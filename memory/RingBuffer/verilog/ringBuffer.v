==> flow/design.v <==
module ringBuffer (
    input wire clock,
    input wire reset,
    input wire enable,
    input wire push,
    input wire pop,
    input wire [7:0] datain,
    output reg [7:0] dataout
);
    reg [7:0] memory [9:0];
    reg [3:0] head;
    reg [3:0] tail;
    always @(posedge clock or posedge reset) begin
        if (reset) begin
            head <= 3'b000;
            tail <= 3'b000;
        end else if (enable) begin 
            if (push) begin
                head <= (head + 1) % 10;
                memory[head] <= datain;  
            end else if (pop) begin
                tail <= (tail + 1) % 10;
                dataout <= memory[tail];
            end
        end
    end
endmodule
-- Step by step through the tools: ringBuffer
Tool output for the design above, in the order of the flow.
Line numbers count from 1 in the design file above.
Library cell names are shortened.
A cell with n/a has no value.
- top module: ringBuffer
- clock port: clock
- cell library: sky130hd
- timing corner: tt_025C_1v80

-- After elaboration
Yosys after proc, flatten, opt, wreduce and memory -nomap, before mapping. Print and check cells are not counted. Equal cells are merged and count once.
- noted word-level cells: 53
- noted bits in registers: 96
- input bits: 13
- divide/modulo/power cells: 2
- eq/ne operators at 18
- noted add/sub/neg operators: 2
- noted multiplexer cells: 1
- noted reduce/logical cells: 15
- bitwise logic cells at 2
- operators with widths (kind ; number):
    32-bit by 4-bit modulo with 32-bit output (second input constant) ; 2
    8-bit parallel mux with 10-bit select ; 1
    4-bit AND reduction ; 11
    4-bit by 3-bit equality test with 1-bit output (second input constant) ; 8
    4-bit by 2-bit equality test with 1-bit output (second input constant) ; 4
    4-bit equality test (second input constant) ; 4
    4-bit by 1-bit adder with 5-bit output (second input constant) ; 2
    4-bit by 1-bit equality test with 1-bit output (second input constant) ; 2
    4-bit logical NOT ; 2
    3-bit AND reduction ; 1
    1-bit NOT ; 2
    2-bit AND reduction ; 1

-- Logic depth
Depth = most cells in a row (Yosys ltp): at word level without a register or memory, in the mapped netlist without a sequential cell, where the memories' decode and read muxes count.
- word-level depth: 2
- ABC_AREA at 0
- depth in mapped cells: 12
- noted depth with buffers taken out: 12

-- After synthesis
Source: synth_stat.txt of the flow (Yosys; design flattened, memories mapped). It holds for the ABC_AREA given above (unset counts as 0); a run with the other value may have another netlist.
- cells by type (cell ; number):
    edfxtp_1 ; 88
    dfrtp_1 ; 8
    a22oi_1 ; 21
    ha_1 ; 11
    nand2_1 ; 19
    a21oi_1 ; 13
    o21ai_0 ; 13
    a222oi_1 ; 6
    and3_1 ; 8
    buf_2 ; 9
    mux2_2 ; 4
    nor2_1 ; 12
    inv_1 ; 10
    nor2b_1 ; 5
    a221o_1 ; 3
    clkbuf_1 ; 8
    o41ai_4 ; 1
    a221oi_1 ; 3
Not listed: further types 33, cells in them 56.
- buffers at 21
- cell count: 298
- chip area (Yosys) at 0.004204 sq mm
- noted flip-flop cells: 96

-- Path before layout
Path of least setup slack by OpenSTA after synthesis, without wires, with an ideal clock, recovery checks aside; 20% of the period is set as input and as output delay. Where synthesis merged equal registers, the netlist keeps one of their names.
- path type: reg-to-reg
- start point: register tail[0]
- end point: register tail[2]
- clock period: 2890 ps
- required time at 2813 ps
- setup time at 77 ps
- noted delay of the path: 2413 ps
- driving pins on the path: 13
- noted path slack: 477 ps
- arrival: 2336 ps
- noted period reached after synthesis: 2413 ps
"delay of the path" is the arrival time less input delay plus setup time.
"driving pins on the path": output pins that drive a net of the path, with the launching flip-flop's if there is one; two outputs of one cell count as two.
"period reached after synthesis" is the clock period less the worst setup slack; recovery checks do not enter. This is arithmetic on one report: input and output delays are still those of the set period (20% each).
Between the ends stands the longest chain of elaborated cells between them, by number of cells; it is not shown to be the way that was timed. Of several equally long chains one is given.
A line is the first line of the expression or statement that the cell stems from. Yosys adds cells for indexed reads and writes and turns some case tables into memories.
- cell sequence: dfrtp_1 ha_1 buf_6 buf_2 nand3_1 o21a_1 o22a_1 ha_1 inv_1 a31oi_2 a21oi_2 mux2_4 o21ai_2
- cells in the longest elaborated chain: 2
- elaborated cells between the ends (all ways): 2
- noted source lines of those cells: 1
- RTL lines, path after synthesis (what ; line ; source):
    from (decl) ; 12 ; reg [3:0] tail;
    from (assign) ; 16 ; tail <= 3'b000;
    from (assign) ; 22 ; tail <= (tail + 1) % 10;
    4-bit by 1-bit adder with 5-bit output ; 22 ;
    32-bit by 4-bit modulo with 32-bit output ; 22 ;
    to (assign) ; 16 ;
    to (assign) ; 22 ;
    to (decl) ; 12 ;

-- Path in the finished layout
Path of least setup slack in the final report of run 1 (OpenROAD, finished layout, wires in). Where an end is a register, its clock arrival counts in the times.
The report prints the path's times to 10 ps; the period is as set.
- path type: reg-to-reg
- start point: register head[0]
- end point: register head[2]
- setup time at 100 ps
- noted path slack: 810 ps
- required time at 3700 ps
- clock period: 3450 ps
- arrival: 2890 ps
- driving pins on the path: 12
Between the ends stands the longest chain of elaborated cells between them, by number of cells; it is not shown to be the way that was timed. Of several equally long chains one is given.
- cell sequence: dfrtp_1 ha_1 nand2_1 nor2_1 nor2_1 nor2_1 a21oi_1 ha_1 nor2b_1 o21ai_0 and4b_1 o41ai_1
- cells in the longest elaborated chain: 2
- elaborated cells between the ends (all ways): 2
- noted source lines of those cells: 1
- RTL lines, path after layout (what ; line ; source):
    from (decl) ; 11 ; reg [3:0] head;
    from (assign) ; 15 ; head <= 3'b000;
    from (assign) ; 19 ; head <= (head + 1) % 10;
    4-bit by 1-bit adder with 5-bit output ; 19 ;
    32-bit by 4-bit modulo with 32-bit output ; 19 ;
    to (assign) ; 15 ;
    to (assign) ; 19 ;
    to (decl) ; 11 ;

Wiki page: ringBuffer / flow data

Module ringBuffer, platform sky130hd: 2 stored runs of the flow (Yosys, OpenROAD) with differing settings, in no particular order. Input and output delays are each 20% of the period that was set; the output load is 0.01 pF.
By "period achieved" is meant the clock period of the run minus its worst setup slack. This is arithmetic on one report: input and output delays are still those of the set period (20% each).
"time on the worst setup path" means the part of the period allowed to the worst setup path (the constraints hold back 20% at inputs and 20% at outputs) less its slack; where the path has registers, the arrival times of their clocks count too.
"power consumption" rests on the timing tool's default activity at the inputs, not on a simulated workload.
"time on the worst setup path" is given in steps of 10 ps.

Run 1
Settings were period_ns = 3.45; CAP_MARGIN = 20; CORE_MARGIN = 2; CORE_UTILIZATION = 40; SLEW_MARGIN = 20
- noted the post-layout utilization: 46.0 %
- noted the worst setup slack after layout: 806 ps
- chip area after synthesis (Yosys) at 0.004204 sq mm
- worst hold slack after layout: 562 ps
- noted the power consumption: 3581 uW
- noted the area of the standard cells in the finished layout: 0.0047283 sq mm
- total negative setup slack: 0 ps
- time on the worst setup path: 2640 ps
- critical path kind: reg-to-reg
- noted the die outline area: 0.0113465 sq mm
- noted the period achieved: 2644 ps

Run 2
Settings were period_ns = 4.11; CORE_UTILIZATION = 38; SETUP_SLACK_MARGIN = 0.19; PLACE_DENSITY_LB_ADDON = 0.17; HOLD_SLACK_MARGIN = -0.1; CORE_MARGIN = 2; CELL_PAD_IN_SITES_GLOBAL_PLACEMENT = 0; GPL_ROUTABILITY_DRIVEN = 1; CTS_CLUSTER_DIAMETER = 313; MIN_ROUTING_LAYER = met2; MAX_ROUTING_LAYER = met4; CAP_MARGIN = 20; SLEW_MARGIN = 20
- noted the area of the standard cells in the finished layout: 0.0046995 sq mm
- noted the power consumption: 3002 uW
- total negative setup slack: 0 ps
- noted the period achieved: 2915 ps
- chip area after synthesis (Yosys) at 0.004204 sq mm
- worst hold slack after layout: 546 ps
- noted the worst setup slack after layout: 1195 ps
- noted the post-layout utilization: 43.4 %
- noted the die outline area: 0.0119203 sq mm
- time on the worst setup path: 2920 ps
- critical path kind: reg-to-reg
