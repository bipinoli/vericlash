==> flow/design.v <==
module convolveWindow (
    input wire signed [15:0] x1,
    input wire signed [15:0] x2,
    input wire signed [15:0] x3,
    input wire signed [15:0] x4,
    input wire signed [15:0] x5,
    input wire signed [15:0] c1,
    input wire signed [15:0] c2,
    input wire signed [15:0] c3,
    input wire signed [15:0] c4,
    input wire signed [15:0] c5,
    output wire signed [15:0] y
);
    assign y = c1 * x1 + c2 * x2 + c3 * x3 + c4 * x4 + c5 * x5;
endmodule
module firFilter (
    input wire clock,
    input wire signed [15:0] inputSignal,
    input wire signed [15:0] c1,
    input wire signed [15:0] c2,
    input wire signed [15:0] c3,
    input wire signed [15:0] c4,
    input wire signed [15:0] c5,
    output reg signed [15:0] outputSignal
);
    reg signed [15:0] x1;
    reg signed [15:0] x2;
    reg signed [15:0] x3;
    reg signed [15:0] x4;
    reg signed [15:0] x5;
    wire signed [15:0] y;
    convolveWindow convolve (x1, x2, x3, x4, x5, c1, c2, c3, c4, c5, y);
    always @(posedge clock) begin
        x5 <= x4;
        x4 <= x3;
        x3 <= x2;
        x2 <= x1;
        x1 <= inputSignal;
        outputSignal <= y;
    end
endmodule
* Tool chain data of firFilter
Tool output for the design above, in the order of the flow.
Line numbers count from 1 in the design file above.
Cell names lack the library's common part.
Not given: n/a
- Top :: firFilter
- Clock input :: clock
- Cell library :: sky130hd
- Timing corner :: tt_025C_1v80

* Word-level counts
Source: Yosys, flattened and elaborated, memories not mapped. Widths are those after wreduce; folded enables and synchronous resets count as part of the registers. Registers that Yosys merges into a memory's read port (data or address) are not register bits. Print and check cells do not count. Equal cells are merged and count once.
- Input bits :: 97
- Output and inout port bits :: 16
- Elaborated cells :: 15
- Register bits after elaboration :: 96
- Multipliers :: 5
- Add/subtract/negate cells :: 4
** Operators with widths (count)
- multiplier 16 x 16 -> 16 bit :: 5
- adder 16 bit :: 4

* Longest topological paths
Yosys ltp: most cells in a row. Word level: on the elaborated netlist, between registers, memories and ports. Mapped: between sequential cells and ports; inverters and the memories' decode and read muxes count.
- Depth in word-level cells :: 5
- ABC_AREA :: 1
- Gate-level depth with buffers :: 35

* Synthesis result
Source: synth_stat.txt of the flow (Yosys; design flattened, memories mapped). It holds for the ABC_AREA given above (unset counts as 0); a run with the other value may have another netlist.
Totals and module areas in this step are rounded.
** Cell types (count)
- fa_1 :: 494
- inv_1 :: 1059
- nand2_1 :: 866
- ha_1 :: 247
- dfxtp_1 :: 96
- xnor2_1 :: 46
- xor2_1 :: 45
- nand3_1 :: 66
- clkbuf_1 :: 64
- nand2_2 :: 18
- buf_2 :: 21
- buf_4 :: 11
- nand3b_1 :: 10
- a21oi_1 :: 11
- xnor2_2 :: 3
- buf_6 :: 4
- xnor3_1 :: 2
- nand3_2 :: 3
Other cell types: 14; their cells: 36.
- Cell count :: 3102
- Flip-flop cells :: 96
- Mapped area :: 24320 µm²
- Buffer cells :: 103

* Timing after synthesis
Path of least setup slack by OpenSTA after synthesis, without wires, with an ideal clock, recovery checks aside; 20% of the period is set as input and as output delay. Where synthesis merged equal registers, the netlist keeps one of their names.
- Path kind :: input to register
- Start :: input port c1[5]
- End :: register outputSignal[15]
- Arrival time :: 8613 ps
- Required time :: 9748 ps
- Path slack :: 1135 ps
- Stages on the path :: 29
- Input delay :: 1972 ps
- Clock period :: 9860 ps
- Path delay :: 6753 ps
- Synthesis period reached :: 8725 ps
"path delay" is the arrival time less input delay plus setup time.
"stages on the path" counts driving pins, that of a launching flip-flop among them; a cell with two outputs on the path counts twice.
"synthesis period reached" is the clock period less the worst setup slack; recovery checks do not enter. This is arithmetic on one report: input and output delays are still those of the set period (20% each).
The rows between start and end are the longest chain of elaborated cells between them; the timing report does not say that the signal goes this way. Where chains are equally long, one stands for them.
A line is the first line of the expression or statement that the cell stems from. Yosys adds cells for indexed reads and writes and turns some case tables into memories.
- Path through :: clkbuf_1 > nand2_1 > fa_1 > inv_1 > fa_1 > fa_1 > inv_1 > fa_1 > inv_1 > fa_1 > inv_1 > fa_1 > inv_1 > fa_1 > fa_1 > fa_1 > inv_1 > fa_1 > inv_1 > ha_1 > nand2_1 > nor2_1 > nand3_1 > o2111a_1 > nand3b_1 > nand2_1 > inv_1 > nand2_1 > nand2_1
- Cells in the longest elaborated chain :: 5
** RTL lines, path after synthesis
- start: declaration :: line 19 : input wire signed [15:0] c1,
- multiplier 16 x 16 -> 16 bit :: line 14 : assign y = c1 * x1 + c2 * x2 + c3 * x3 + c4 * x4 + c5 * x5;
- adder 16 bit (4 in a row) :: line 14
- end: assignment :: line 39 : outputSignal <= y;
- end: declaration :: line 24 : output reg signed [15:0] outputSignal

* Timing after layout
From the final timing report of flow run B: the path of least setup slack in the routed layout; clock arrival at registers is part of the times.
The report prints the path's times to 10 ps; the period is as set.
- Path kind :: input to register
- Start :: input port c4[2]
- End :: register outputSignal[15]
- Arrival time :: 10580 ps
- Path slack :: 3540 ps
- Required time :: 14130 ps
- Stages on the path :: 27
- Input delay :: 2760 ps
- Clock period :: 13800 ps
The rows between start and end are the longest chain of elaborated cells between them; the timing report does not say that the signal goes this way. Where chains are equally long, one stands for them.
- Path through :: clkdlybuf4s50_1 > nand2_1 > fa_1 > fa_1 > inv_1 > fa_1 > fa_1 > inv_1 > fa_1 > inv_1 > fa_1 > inv_1 > fa_1 > fa_1 > fa_1 > fa_1 > inv_1 > ha_1 > nand2_1 > nor2_1 > nand3_1 > o2111a_1 > nand3b_1 > nand2_1 > inv_1 > nand2_1 > nand2_1
- Cells in the longest elaborated chain :: 3
** RTL lines, path post-layout
- start: declaration :: line 22 : input wire signed [15:0] c4,
- multiplier 16 x 16 -> 16 bit :: line 14 : assign y = c1 * x1 + c2 * x2 + c3 * x3 + c4 * x4 + c5 * x5;
- adder 16 bit (2 in a row) :: line 14
- end: assignment :: line 39 : outputSignal <= y;
- end: declaration :: line 24 : output reg signed [15:0] outputSignal

==> runs of firFilter <==
Stored flow runs of firFilter (2 of them; Yosys, OpenROAD, sky130hd). They differ in their settings and are not a sequence. Constraints: input delay and output delay 20% of the set period each, output load 0.01 pF.
"period achieved" = clock period - worst setup slack. The figure is calculated, with input and output delays left at 20% of the set period.
By "time on the worst setup path" is meant the share of the clock period that the worst setup path is allowed (20% is reserved at inputs, 20% at outputs), minus its slack. Clock arrival times at its registers enter into it.
"time on the worst setup path" is known to 10 ps.
Measured values are rounded.

** Flow run A
- Settings :: period_ns=5.88; CORE_UTILIZATION=19; PLACE_DENSITY=0.8; GPL_ROUTABILITY_DRIVEN=0; CTS_CLUSTER_SIZE=15; MIN_ROUTING_LAYER=met2; MAX_ROUTING_LAYER=met4; CAP_MARGIN=20; CORE_MARGIN=2; SLEW_MARGIN=20
- Outcome :: stopped before the end: routing reported GRT-0232

** Flow run B
- Settings :: period_ns=13.8; CORE_UTILIZATION=42; PLACE_DENSITY=0.56; ABC_AREA=1; GPL_ROUTABILITY_DRIVEN=0; CTS_CLUSTER_SIZE=71; CAP_MARGIN=10; SLEW_MARGIN=20; MIN_ROUTING_LAYER=met2; MAX_ROUTING_LAYER=met5; CORE_MARGIN=2
- Total negative slack :: 0 ps
- Standard-cell area after layout :: 26220 µm²
- Synthesis area :: 24320 µm²
- Setup slack of the worst path :: 3545 ps
- Die size :: 59840 µm²
- Utilization after routing :: 0.456
- Period achieved :: 10255 ps
- Time on the worst setup path :: 7500 ps
- Worst setup path kind :: input to register
- Post-route worst hold slack :: 372 ps
